==> flow/design.v <==
module Counter #(
		parameter WIDTH = 16
	) (
		input enable,
		input reset,
		input clk,
		output reg[WIDTH-1:0] result
		);
	always @(posedge clk) begin
		if (reset) begin
			result <= {WIDTH{1'b0}};
			end
		else if (enable) begin
			result <= result + 1;
			end
		end
	endmodule
module EdgeDetector(
		input sig,
		input clk,
		output rise,
		output fall
		);
	reg prev;  
	always @(posedge clk) begin
		prev <= sig;
		end
	assign rise = sig > prev;
	assign fall = sig < prev;
	endmodule	
module LighthouseTimer #(
		parameter COUNTER_WIDTH = 32,
		parameter CLOCKS_PER_US = 16
	) (
		input envelope,
		input data,
		input clk,
		input reset,
		output reg [COUNTER_WIDTH-1:0] sync_A_time,
		output reg [COUNTER_WIDTH-1:0] sync_B_time,
		output reg [COUNTER_WIDTH-1:0] sweep_time,
		output reg complete
		);
	localparam TIMEOUT_SYNC_A = 32'd4300*CLOCKS_PER_US;
	localparam TIMEOUT_SYNC_B = 32'd600*CLOCKS_PER_US;
	localparam TIMEOUT_SWEEP = 32'd7000*CLOCKS_PER_US;
	localparam SYNC_PULSE_MIN = 32'd62*CLOCKS_PER_US;
	localparam PULSE_SYNC_A = 2'b01;
	localparam PULSE_SYNC_B = 2'b10;
	localparam PULSE_SWEEP = 2'b11;
	localparam PHASE_WAIT = 2'b00;
	localparam PHASE_TIME_PULSE = 2'b01;
	localparam PHASE_PULSE_COMPLETE = 2'b10;
	localparam PHASE_TIMEOUT = 2'b11;
	reg [1:0] pulse;
	reg [1:0] phase;
	reg [COUNTER_WIDTH-1:0] timeout;
	wire riseDetected;
	wire fallDetected;
	EdgeDetector envelopeEdge(
		.sig(envelope),
		.clk(clk),
		.rise(riseDetected),
		.fall(fallDetected)
		);
	reg delayTimerEnable;
	reg delayTimerReset;
	wire [COUNTER_WIDTH-1:0] delayTimerResult;
	Counter #(.WIDTH(COUNTER_WIDTH)) delayTimer(
		.enable(delayTimerEnable),
		.reset(delayTimerReset),
		.clk(clk),
		.result(delayTimerResult)
		);
	reg pulseTimerEnable;
	reg pulseTimerReset;
	wire [COUNTER_WIDTH-1:0] pulseTimerResult;
	Counter #(.WIDTH(COUNTER_WIDTH)) pulseTimer(
		.enable(pulseTimerEnable),
		.reset(pulseTimerReset),
		.clk(clk),
		.result(pulseTimerResult)
		);
	always @(posedge clk) begin
		if( reset ) begin
			resetTask();
		end
		else begin
			runTask();
		end
	end
	task runTask; begin
		case (phase)
			PHASE_WAIT: begin
				if( delayTimerReset == 1 ) begin
					delayTimerReset <= 0;
					delayTimerEnable <= 1;
					end
				if( fallDetected ) begin
					if (pulse == PULSE_SYNC_A) begin
						resetTask();
						delayTimerEnable <= 1;
						end
					pulseTimerReset <= 0;
					pulseTimerEnable <= 1;
					phase <= PHASE_TIME_PULSE;
					end
				if( delayTimerResult > timeout ) begin
					phase <= PHASE_TIMEOUT;
					end
				end
			PHASE_TIME_PULSE: begin
				if ( delayTimerReset == 1) begin
					delayTimerReset <= 0;
					end
				if( riseDetected ) begin
					pulseTimerEnable <= 0;
					phase <= PHASE_PULSE_COMPLETE;
					end
				end
			PHASE_PULSE_COMPLETE: begin
				case (pulse)
					PULSE_SYNC_A: begin
						if( pulseTimerResult < SYNC_PULSE_MIN ) begin
							resetTask();
							end
						else begin
							sync_A_time <= pulseTimerResult;
							timeout <= TIMEOUT_SYNC_B;
							pulse <= PULSE_SYNC_B;
							end
						end
					PULSE_SYNC_B: begin
						if( pulseTimerResult < SYNC_PULSE_MIN ) begin
							resetTask();
							end
						else begin
							sync_B_time <= pulseTimerResult;
							pulse <= PULSE_SWEEP;
							timeout <= TIMEOUT_SWEEP;
							end
						end
					PULSE_SWEEP: begin
						sweep_time <= delayTimerResult - (pulseTimerResult >> 1);
						complete <= 1;
						delayTimerReset <= 1;
						pulse <= PULSE_SYNC_A;
						end
					endcase
				pulseTimerReset <= 1;
				phase <= PHASE_WAIT;
				end
			PHASE_TIMEOUT: begin
				case (pulse)
					PULSE_SYNC_A: begin
						resetTask();
						end
					PULSE_SYNC_B: begin
						sync_B_time <= 0;
						timeout <= TIMEOUT_SWEEP;
						pulse <= PULSE_SWEEP;
						phase <= PHASE_WAIT;
						end
					PULSE_SWEEP: begin
						resetTask();
						end
					endcase
				end
			endcase
		end
	endtask
	task resetTask; begin
		complete <= 0;
		sync_A_time <= 0;
		sync_B_time <= 0;
		sweep_time <= 0;
		delayTimerEnable <= 0;
		delayTimerReset <= 1;
		pulseTimerEnable <= 0;
		pulseTimerReset <= 1;
		phase <= PHASE_WAIT;
		pulse <= PULSE_SYNC_A;
		timeout <= TIMEOUT_SYNC_A;
		end
	endtask
endmodule
Reports on LighthouseTimer
Tool output for the design above, in the order of the flow. Lines are those of the file above, counted from 1. Library cell names are shortened. Not given: -

Top: LighthouseTimer. Clock: clk. Cell library: sky130hd. Library corner: tt_025C_1v80.

After elaboration
Source: Yosys, flattened and elaborated, memories not mapped. Widths are those after wreduce. Registers that Yosys merges into a memory's read port (data or address) are not register bits. Print and check cells do not count. Equal cells are merged and count once.

Register bits: 202. The entry for bits of input ports reads 4. Output and inout bits: 97. For word-level cells the number is 108.

Under $add $sub $neg stands 3. The figure for order comparisons is 4. Under equality and inequality tests stands 18. Under muxes and demuxes stands 53. For reductions and logical operators the number is 16.

Operator list (number): 32-bit parallel mux with 3-bit select (4); 32-bit parallel mux with 2-bit select (5); 32-bit 2-to-1 mux (8); 32-bit by 1-bit adder with 32-bit output with constant B (2); 32-bit by 10-bit < comparator with 1-bit output with constant B (1); 32-bit by 31-bit subtractor with 32-bit output (1); 32-bit greater-than comparator (1); 6-bit AND reduction (4); 17-bit 2-to-1 mux (1); 16-bit 2-to-1 mux (1); 2-bit 2-to-1 mux (8); 1-bit 2-to-1 mux (15); 3-bit != test with constant B (4); 4-bit AND reduction (3); 2-bit parallel mux with 3-bit select (2); 5-bit AND reduction (2); 1-bit parallel mux with 3-bit select (3); 2-bit equality test with constant B (4); 2-bit parallel mux with 4-bit select (1); 1-bit parallel mux with 4-bit select (2); 2-bit != test with constant B (3); 3-bit by 2-bit != test with 1-bit output with constant B (2); 2-bit by 1-bit equality test with 1-bit output with constant B (2); 2-bit by 1-bit != test with 1-bit output with constant B (2); 2-bit OR reduction (2); 4-bit != test with constant B (1); 4-bit nonzero test (1); 2-bit parallel mux with 2-bit select (1).

Not listed: further kinds 7, cells in them 8.

Longest topological paths
Depth = most cells in a row (Yosys ltp): at word level without a register or memory, in the mapped netlist without a sequential cell, where the memories' decode and read muxes count.

The figure for depth after elaboration is 4. Under ABC_AREA stands 1. Mapped depth: 15. The figure for gate-level depth less buffers is 15.

Netlist
Yosys stat after the flow's synthesis: flattened, memories mapped to cells. It holds for the ABC_AREA given above (unset counts as 0); a run with the other value may have another netlist.

The figure for cells in the netlist is 1567. The figure for synthesis area is 10184.8 um^2. The entry for area of sequential cells reads 3543.4 um^2. The figure for mapped flip-flops is 177. For buffers the number is 41.

Cells by type (number): dfxtp_1 (177); nand2_1 (425); inv_1 (212); a21oi_1 (150); nand3_1 (141); nor2_1 (160); ha_1 (41); o21ai_0 (51); nor3_1 (37); xor2_1 (19); nand4_1 (20); a22oi_1 (13); buf_4 (9); clkbuf_1 (18); buf_6 (5); buf_2 (9); and2_1 (7); nor4_1 (7).

Not listed: further types 27, cells in them 66.

Worst setup path after synthesis
Source: OpenSTA report_checks on the synthesized netlist (no wires, ideal clock, input and output delay 20% of the period each), path of least setup slack; recovery checks are left aside. Register names are those of the netlist, which keeps one name where synthesis merged equal registers.

Kind: input to register. Start point: in envelope. End point: reg sync_A_time[21]. The figure for period is 3.33 ns. The figure for arrival time is 1.839 ns. The figure for required time is 3.260 ns. Under slack stands 1.421 ns. The figure for path delay is 1.243 ns. Under driving pins on the path stands 10. The entry for path buffers reads 1. The figure for synthesis period reached is 1.909 ns.

"path delay" is the arrival time less input delay plus setup time. "driving pins on the path" counts driving pins, that of a launching flip-flop among them; a cell with two outputs on the path counts twice. "synthesis period reached" is the clock period less the worst setup slack; recovery checks do not enter. This is arithmetic on one report: input and output delays are still those of the set period (20% each). Between the ends stands the longest chain of elaborated cells between them, by number of cells; it is not shown to be the way that was timed. Of several equally long chains one is given. Each line given opens the expression or statement behind the cell; cells for indexed reads and writes are added by Yosys, which also makes memories of some case tables.

Cells stage by stage: nor2_1 -> nand2_2 -> nand2_1 -> nand2_1 -> nor2_8 -> inv_2 -> nor2_4 -> buf_6 -> nand3_1 -> a21oi_1. Under cells in the longest elaborated chain stands 3. The entry for elaborated cells between the ends (all ways) reads 5. RTL lines with such cells: 3. Classes of those cells: compare (1); eq/ne (1); mux (2); reduce/logical (1).

RTL lines, path post-synthesis: from (decl) (RTL line 35) `input envelope,`; 1-bit < comparator (RTL line 29) `assign fall = sig < prev;`; 32-bit 2-to-1 mux (RTL line 99) `if( fallDetected ) begin`; 32-bit parallel mux with 3-bit select (RTL line 93) `case (phase)`; to (decl) (RTL line 39) `output reg [COUNTER_WIDTH-1:0] sync_A_time,`.

Worst path after layout
Path of least setup slack in the final report of run 1 (OpenROAD, finished layout, wires in). Where an end is a register, its clock arrival counts in the times.

Kind: input to register. Start point: in envelope. End point: reg sync_A_time[28]. The figure for period is 5.11 ns. The figure for arrival time is 3.38 ns. The figure for required time is 5.48 ns. Under slack stands 2.10 ns. Under driving pins on the path stands 10. The entry for path buffers reads 1.

Between the ends stands the longest chain of elaborated cells between them, by number of cells; it is not shown to be the way that was timed. Of several equally long chains one is given.

Cells stage by stage: clkdlybuf4s50_1 -> nor2_1 -> nand2_2 -> nand2_1 -> nand2_1 -> nor2_8 -> inv_2 -> nor2_4 -> nand3_1 -> a21oi_1. Under cells in the longest elaborated chain stands 3. The entry for elaborated cells between the ends (all ways) reads 5. RTL lines with such cells: 3. Classes of those cells: compare (1); eq/ne (1); mux (2); reduce/logical (1).

RTL lines, path post-layout: from (decl) (RTL line 35) `input envelope,`; 1-bit < comparator (RTL line 29) `assign fall = sig < prev;`; 32-bit 2-to-1 mux (RTL line 99) `if( fallDetected ) begin`; 32-bit parallel mux with 3-bit select (RTL line 93) `case (phase)`; to (decl) (RTL line 39) `output reg [COUNTER_WIDTH-1:0] sync_A_time,`.

Memo
Re: implementation data of LighthouseTimer

Stored flow runs of LighthouseTimer (2 of them; Yosys, OpenROAD, sky130hd). They differ in their settings and are not a sequence. Constraints: input delay and output delay 20% of the set period each, output load 0.01 pF. By "achieved period" is meant the clock period of the run minus its worst setup slack. This is arithmetic on one report: input and output delays are still those of the set period (20% each). "worst path time" means the part of the period allowed to the worst setup path (the constraints hold back 20% at inputs and 20% at outputs) less its slack; where the path has registers, the arrival times of their clocks count too. "overall power": no workload was simulated; the value follows from the tool's default switching activity.

Files of run 1:
==> flow/run.sh <==
#!/bin/bash
# the make line also repeats the synthesis and layout settings of config.mk as NAME=value (left out here)
make -C /OpenROAD-flow-scripts/flow DESIGN_CONFIG=/design/flow/config.mk WORK_HOME=/design/flow/orfs CLKGATE_MAP_FILE= finish
==> flow/config.mk <==
export PLATFORM = sky130hd
export DESIGN_NAME = LighthouseTimer
export DESIGN_NICKNAME = LighthouseTimer
export VERILOG_FILES = /design/flow/design.v
export SDC_FILE = /design/flow/constraint.sdc
export NUM_CORES = 4
export LEC_CHECK = 0
export ABC_AREA = 1
export CAP_MARGIN = 20
export CELL_PAD_IN_SITES_DETAIL_PLACEMENT = 1
export CELL_PAD_IN_SITES_GLOBAL_PLACEMENT = 0
export CORE_ASPECT_RATIO = 0.6
export CORE_MARGIN = 8
export CORE_UTILIZATION = 50
export CTS_CLUSTER_DIAMETER = 276
export CTS_CLUSTER_SIZE = 83
export PLACE_DENSITY_LB_ADDON = 0.13
export SETUP_SLACK_MARGIN = 1.14
export SLEW_MARGIN = 20
export TNS_END_PERCENT = 10
==> flow/constraint.sdc <==
create_clock -name core_clock -period 5.11 [get_ports {clk}]
set_input_delay 1.0220 -clock core_clock [delete_from_list [all_inputs] [get_ports {clk}]]
set_output_delay 1.0220 -clock core_clock [all_outputs]
set_load 0.01 [all_outputs]

Results of run 1. The mapped cell area after synthesis stands at 10184.8 um^2. The die area is 25342.3 um^2. For the utilization after routing the run shows 0.596. The smallest setup slack is 2.100 ns. The measured overall power is 3066 µW. The achieved period is 3.010 ns. For the worst path time the run shows 1.99 ns. Worst setup path type: input to register.

Files of run 2:
==> flow/run.sh <==
#!/bin/bash
# the make line also repeats the synthesis and layout settings of config.mk as NAME=value (left out here)
make -C /OpenROAD-flow-scripts/flow DESIGN_CONFIG=/design/flow/config.mk WORK_HOME=/design/flow/orfs CLKGATE_MAP_FILE= finish
==> flow/config.mk <==
export PLATFORM = sky130hd
export DESIGN_NAME = LighthouseTimer
export DESIGN_NICKNAME = LighthouseTimer
export VERILOG_FILES = /design/flow/design.v
export SDC_FILE = /design/flow/constraint.sdc
export NUM_CORES = 4
export LEC_CHECK = 0
export CAP_MARGIN = 20
export CORE_MARGIN = 2
export CORE_UTILIZATION = 40
export SETUP_SLACK_MARGIN = 0.68
export SLEW_MARGIN = 20
==> flow/constraint.sdc <==
create_clock -name core_clock -period 3.18 [get_ports {clk}]
set_input_delay 0.6360 -clock core_clock [delete_from_list [all_inputs] [get_ports {clk}]]
set_output_delay 0.6360 -clock core_clock [all_outputs]
set_load 0.01 [all_outputs]

Results of run 2. The mapped cell area after synthesis stands at 8710.9 um^2. The die area is 22973.5 um^2. For the utilization after routing the run shows 0.543. The smallest setup slack is 0.251 ns. The measured overall power is 4581 µW. The achieved period is 2.929 ns. For the worst path time the run shows 2.93 ns. Worst setup path type: register to register.
